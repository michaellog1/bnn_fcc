==> flow/design.v <==
module neuron_processor #(
    parameter  int PARALLEL_INPUTS = 8,
    parameter  int NUM_INPUTS      = 784,   
    localparam int POPCOUNT_WIDTH  =
        $clog2(((NUM_INPUTS + PARALLEL_INPUTS - 1) / PARALLEL_INPUTS) * PARALLEL_INPUTS + 1)
) (
    input logic clk,
    input logic rst,   
    input  logic [PARALLEL_INPUTS-1:0] inputs,
    input  logic [PARALLEL_INPUTS-1:0] weights,
    input  logic [               31:0] threshold,
    input  logic                       in_valid,
    output logic                       in_ready,
    output logic                      out_valid,
    output logic                      out,        
    output logic [POPCOUNT_WIDTH-1:0] popcount    
);
    localparam int CHUNKS      = (NUM_INPUTS + PARALLEL_INPUTS - 1) / PARALLEL_INPUTS;
    localparam int CHUNK_CNT_W = $clog2(CHUNKS + 1);
    logic [POPCOUNT_WIDTH-1:0] count_r;
    logic [   CHUNK_CNT_W-1:0] beat_r;
    logic [POPCOUNT_WIDTH-1:0] chunk_pop;
    logic [POPCOUNT_WIDTH-1:0] acc;
    assign in_ready  = 1'b1;
    assign chunk_pop = POPCOUNT_WIDTH'($countones(inputs ~^ weights));
    assign acc       = count_r + chunk_pop;
    always_ff @(posedge clk) begin
        if (rst) begin
            count_r   <= '0;
            beat_r    <= '0;
            out_valid <= 1'b0;
            out       <= 1'b0;
            popcount  <= '0;
        end else begin
            out_valid <= 1'b0;   
            if (in_valid && in_ready) begin
                if (beat_r == CHUNK_CNT_W'(CHUNKS - 1)) begin
                    out_valid <= 1'b1;
                    out       <= (acc >= threshold);
                    popcount  <= acc;
                    count_r   <= '0;
                    beat_r    <= '0;
                end else begin
                    count_r <= acc;
                    beat_r  <= beat_r + 1'b1;
                end
            end
        end
    end
endmodule
Tool chain data of neuron_processor. The steps from the RTL of neuron_processor to its reports follow in flow order. Lines are those of the file above, counted from 1. Operators: Yosys type, input widths -> output width; for muxes data width and select width s. Cell names lack the library's common part. A cell with -- has no value.

Top: neuron_processor. Clock port: clk. Standard-cell library: sky130hd. Timing corner: tt_025C_1v80.

Word level. Counts by Yosys on the flattened word-level netlist (proc, flatten, opt, wreduce; memories kept). Register bits leave out memories and registers merged into their read ports (data or address); mux counts leave out enables and synchronous resets folded into registers. Print and check cells are left out. Cells with the same type and inputs are merged into one.

Under add/subtract/negate cells stands 9. $mul: 0. For divide/modulo/power cells the number is 0. Under $lt $le $gt $ge stands 1. For equality and inequality tests the number is 9. Under shifts and indexed selects stands 0. For muxes and demuxes the number is 3. Bitwise logic cells: 2. The entry for reduce/logical cells reads 2.

Operator list (count): $ge 10x32->1 (1); $add 10x8->10 (1); $mux 10 (1); $eqx 1x1->1 const B (8); $add 7x1->8 (1); $xnor 8x8->8 (1); $add 6x1->7 (1); $add 7x1->7 const B (1); $eq 7x7->1 const B (1); $mux 7 (1); $add 5x1->6 (1); $add 4x1->5 (1); $add 3x1->4 (1); $add 2x1->3 (1); $add 1x1->2 (1); $reduce_and 2->1 (1); $reduce_or 2->1 (1); $not 1->1 (1); $mux 1 (1).

Flip-flop bits (word level): 29. Bits in latches: 0. For RAM bits the number is 0. Under bits in read-only memories stands 0. For clocked read ports x word width the number is 0. For memories kept the number is 0. The entry for input bits reads 51. For output and inout bits the number is 13. Under elaborated cells stands 31.

Depth. Yosys ltp: most cells in a row. Word level: on the elaborated netlist, between registers, memories and ports. Mapped: between sequential cells and ports; inverters and the memories' decode and read muxes count.

Under depth after elaboration stands 11. The entry for ABC_AREA reads 0. For gate-level depth with buffers the number is 18. For depth with buffers taken out the number is 18.

Netlist. Source: synth_stat.txt of the flow (Yosys; design flattened, memories mapped). It holds for the ABC_AREA given above (unset counts as 0); a run with the other value may have another netlist.

Standard cells after synthesis: 215. The entry for synthesis area reads 1895.6 um^2. For sequential part of the area the number is 580.6 um^2. For mapped flip-flops the number is 29. The figure for buffers is 7.

Cell types: dfxtp_1 (count 29, area in all 580.557 um^2); ha_1 (count 18, area in all 225.216 um^2); fa_1 (count 5, area in all 100.096 um^2); nor2_1 (count 25, area in all 93.84 um^2); xnor2_1 (count 10, area in all 87.584 um^2); xor2_1 (count 9, area in all 78.826 um^2); inv_1 (count 18, area in all 67.565 um^2); a22o_1 (count 7, area in all 61.309 um^2); a21oi_1 (count 11, area in all 55.053 um^2); nand4_1 (count 6, area in all 37.536 um^2); o21ai_0 (count 7, area in all 35.034 um^2); nand2b_1 (count 5, area in all 31.28 um^2); mux2i_1 (count 3, area in all 30.029 um^2); nand2_1 (count 8, area in all 30.029 um^2); nand3_1 (count 6, area in all 30.029 um^2); o2111ai_1 (count 3, area in all 26.275 um^2); nor2b_1 (count 4, area in all 25.024 um^2); nor4_1 (count 4, area in all 25.024 um^2).

Not listed: further types 26, cells in them 37.

Path before layout. Path of least setup slack by OpenSTA after synthesis, without wires, with an ideal clock, recovery checks aside; 20% of the period is set as input and as output delay. Where synthesis merged equal registers, the netlist keeps one of their names.

Path kind: input to register. From: input port weights[1]. To: register out. The entry for clock period reads 4.89 ns. The entry for external input delay reads 0.978 ns. Under setup time stands 0.117 ns. The figure for time at the first pin is 0.978 ns. Arrival: 4.987 ns. The figure for data required time is 4.773 ns. The entry for setup slack reads -0.214 ns. For delay of the path the number is 4.126 ns. The entry for stages reads 17. The entry for buffers on the path reads 0. The figure for synthesis period reached is 5.104 ns.

"delay of the path" = arrival - input delay + setup time. "stages" counts driving pins, that of a launching flip-flop among them; a cell with two outputs on the path counts twice. "synthesis period reached" is the clock period less the worst setup slack; recovery checks do not enter. This is arithmetic on one report: input and output delays are still those of the set period (20% each). The rows between start and end are the longest chain of elaborated cells between them; the timing report does not say that the signal goes this way. Where chains are equally long, one stands for them. Each line given opens the expression or statement behind the cell; cells for indexed reads and writes are added by Yosys, which also makes memories of some case tables.

Path through: xnor2_1 -> fa_1 -> fa_1 -> inv_1 -> fa_1 -> fa_1 -> inv_1 -> fa_1 -> a21o_1 -> a21oi_1 -> nor2_1 -> xor2_1 -> ha_1 -> o21a_1 -> o2111ai_1 -> nor2_1 -> a32o_1. Under length of the longest elaborated chain stands 6. For elaborated cells on any way between the ends the number is 6. The figure for source lines of those cells is 3. Classes of those cells: add/sub: 3; compare: 1; eq/ne: 1; logic: 1.

Ends and longest elaborated chain, post-synthesis: from (decl) (RTL line 10) `input  logic [PARALLEL_INPUTS-1:0] weights,`; $xnor 8x8->8 (RTL line 25) `assign chunk_pop = POPCOUNT_WIDTH'($countones(inputs ~^ weights));`; $eqx 1x1->1 (RTL line 25); $add 6x1->7 (RTL line 25); $add 7x1->8 (RTL line 25); $add 10x8->10 (RTL line 26) `assign acc       = count_r + chunk_pop;`; $ge 10x32->1 (RTL line 39) `out       <= (acc >= threshold);`; to (assign) (RTL line 32) `out       <= 1'b0;`; to (assign) (RTL line 39); to (decl) (RTL line 15) `output logic                      out,`.

Some nets on the timed path still bear RTL names; the line given drives or declares the net.

Nets with RTL names, path post-synthesis (RTL line): acc[8] (26).

Timing after layout. From the final timing report of entry A: the path of least setup slack in the routed layout; clock arrival at registers is part of the times.

Path kind: input to register. From: input port inputs[1]. To: register out. The entry for clock period reads 5.16 ns. The entry for external input delay reads 1.03 ns. Under setup time stands 0.10 ns. The figure for time at the first pin is 1.03 ns. Arrival: 5.09 ns. The figure for data required time is 5.33 ns. The entry for setup slack reads 0.24 ns. The entry for stages reads 18. The entry for buffers on the path reads 1.

The rows between start and end are the longest chain of elaborated cells between them; the timing report does not say that the signal goes this way. Where chains are equally long, one stands for them.

Path through: dlymetal6s2s_1 -> xnor2_2 -> fa_1 -> fa_1 -> inv_1 -> fa_1 -> fa_2 -> inv_1 -> fa_2 -> a21o_1 -> a21oi_2 -> nor2_2 -> xor2_2 -> ha_1 -> o21a_1 -> o2111ai_2 -> nor2_1 -> a32o_1. Under length of the longest elaborated chain stands 6. For elaborated cells on any way between the ends the number is 6. The figure for source lines of those cells is 3. Classes of those cells: add/sub: 3; compare: 1; eq/ne: 1; logic: 1.

Ends and longest elaborated chain, after layout: from (decl) (RTL line 9) `input  logic [PARALLEL_INPUTS-1:0] inputs,`; $xnor 8x8->8 (RTL line 25) `assign chunk_pop = POPCOUNT_WIDTH'($countones(inputs ~^ weights));`; $eqx 1x1->1 (RTL line 25); $add 6x1->7 (RTL line 25); $add 7x1->8 (RTL line 25); $add 10x8->10 (RTL line 26) `assign acc       = count_r + chunk_pop;`; $ge 10x32->1 (RTL line 39) `out       <= (acc >= threshold);`; to (assign) (RTL line 32) `out       <= 1'b0;`; to (assign) (RTL line 39); to (decl) (RTL line 15) `output logic                      out,`.

Some nets on the timed path still bear RTL names; the line given drives or declares the net.

Nets with RTL names, path after layout (RTL line): acc[8] (26).

## Implementation results

Design neuron_processor on sky130hd. What follows are 2 stored runs of the flow, each under its own settings; their order means nothing. The constraints put input and output delay at 20% of the set period each and load the outputs with 0.01 pF. "clock period achieved" = clock period - worst setup slack. The figure is calculated, with input and output delays left at 20% of the set period. "critical path time": the worst setup path's part of the clock period (all of it between registers, 20% less for each end at a port) less its slack. A launch clock that arrives late makes it longer, a capture clock that arrives late makes it shorter. "power" rests on the timing tool's default activity at the inputs, not on a simulated workload.

Files of entry A:
==> flow/run.sh <==
#!/bin/bash
# the make line also repeats the synthesis and layout settings of config.mk as NAME=value (left out here)
make -C /OpenROAD-flow-scripts/flow DESIGN_CONFIG=/design/flow/config.mk WORK_HOME=/design/flow/orfs CLKGATE_MAP_FILE= finish
==> flow/config.mk <==
export PLATFORM = sky130hd
export DESIGN_NAME = neuron_processor
export DESIGN_NICKNAME = neuron_processor
export VERILOG_FILES = /design/flow/design.v
export SDC_FILE = /design/flow/constraint.sdc
export NUM_CORES = 4
export LEC_CHECK = 0
export CAP_MARGIN = 20
export CORE_MARGIN = 2
export CORE_UTILIZATION = 40
export SETUP_SLACK_MARGIN = -0.19
export SLEW_MARGIN = 20
==> flow/constraint.sdc <==
create_clock -name core_clock -period 5.16 [get_ports {clk}]
set_input_delay 1.0320 -clock core_clock [delete_from_list [all_inputs] [get_ports {clk}]]
set_output_delay 1.0320 -clock core_clock [all_outputs]
set_load 0.01 [all_outputs]

Results of entry A. The measured synthesized cell area is 1895.6 um^2. The die footprint stands at 5305.7 um^2. The standard-cell area after routing is 2844.0 um^2. The final utilization stands at 0.61. The worst setup slack after layout comes to 0.243 ns. The post-route setup TNS reads 0.000 ns. The measured worst hold slack after layout is 0.450 ns. The power comes to 1.020 mW. The clock period achieved is 4.917 ns. The critical path time is 3.89 ns. Worst setup path type: input to register.

Files of entry B:
==> flow/run.sh <==
#!/bin/bash
# the make line also repeats the synthesis and layout settings of config.mk as NAME=value (left out here)
make -C /OpenROAD-flow-scripts/flow DESIGN_CONFIG=/design/flow/config.mk WORK_HOME=/design/flow/orfs CLKGATE_MAP_FILE= finish
==> flow/config.mk <==
export PLATFORM = sky130hd
export DESIGN_NAME = neuron_processor
export DESIGN_NICKNAME = neuron_processor
export VERILOG_FILES = /design/flow/design.v
export SDC_FILE = /design/flow/constraint.sdc
export NUM_CORES = 4
export LEC_CHECK = 0
export ABC_AREA = 1
export CAP_MARGIN = 35
export CORE_MARGIN = 8
export CORE_UTILIZATION = 28
export GPL_ROUTABILITY_DRIVEN = 1
export PLACE_DENSITY = 0.71
export SETUP_SLACK_MARGIN = 0.26
export SLEW_MARGIN = 15
export TNS_END_PERCENT = 85
==> flow/constraint.sdc <==
create_clock -name core_clock -period 5.36 [get_ports {clk}]
set_input_delay 1.0720 -clock core_clock [delete_from_list [all_inputs] [get_ports {clk}]]
set_output_delay 1.0720 -clock core_clock [all_outputs]
set_load 0.01 [all_outputs]

Results of entry B. The measured synthesized cell area is 1991.9 um^2. The die footprint stands at 10069.1 um^2. The standard-cell area after routing is 2904.0 um^2. The final utilization stands at 0.425. The worst setup slack after layout comes to 0.658 ns. The post-route setup TNS reads 0.000 ns. The measured worst hold slack after layout is 0.453 ns. The power comes to 0.8480 mW. The clock period achieved is 4.702 ns. The critical path time is 3.63 ns. Worst setup path type: input to register.
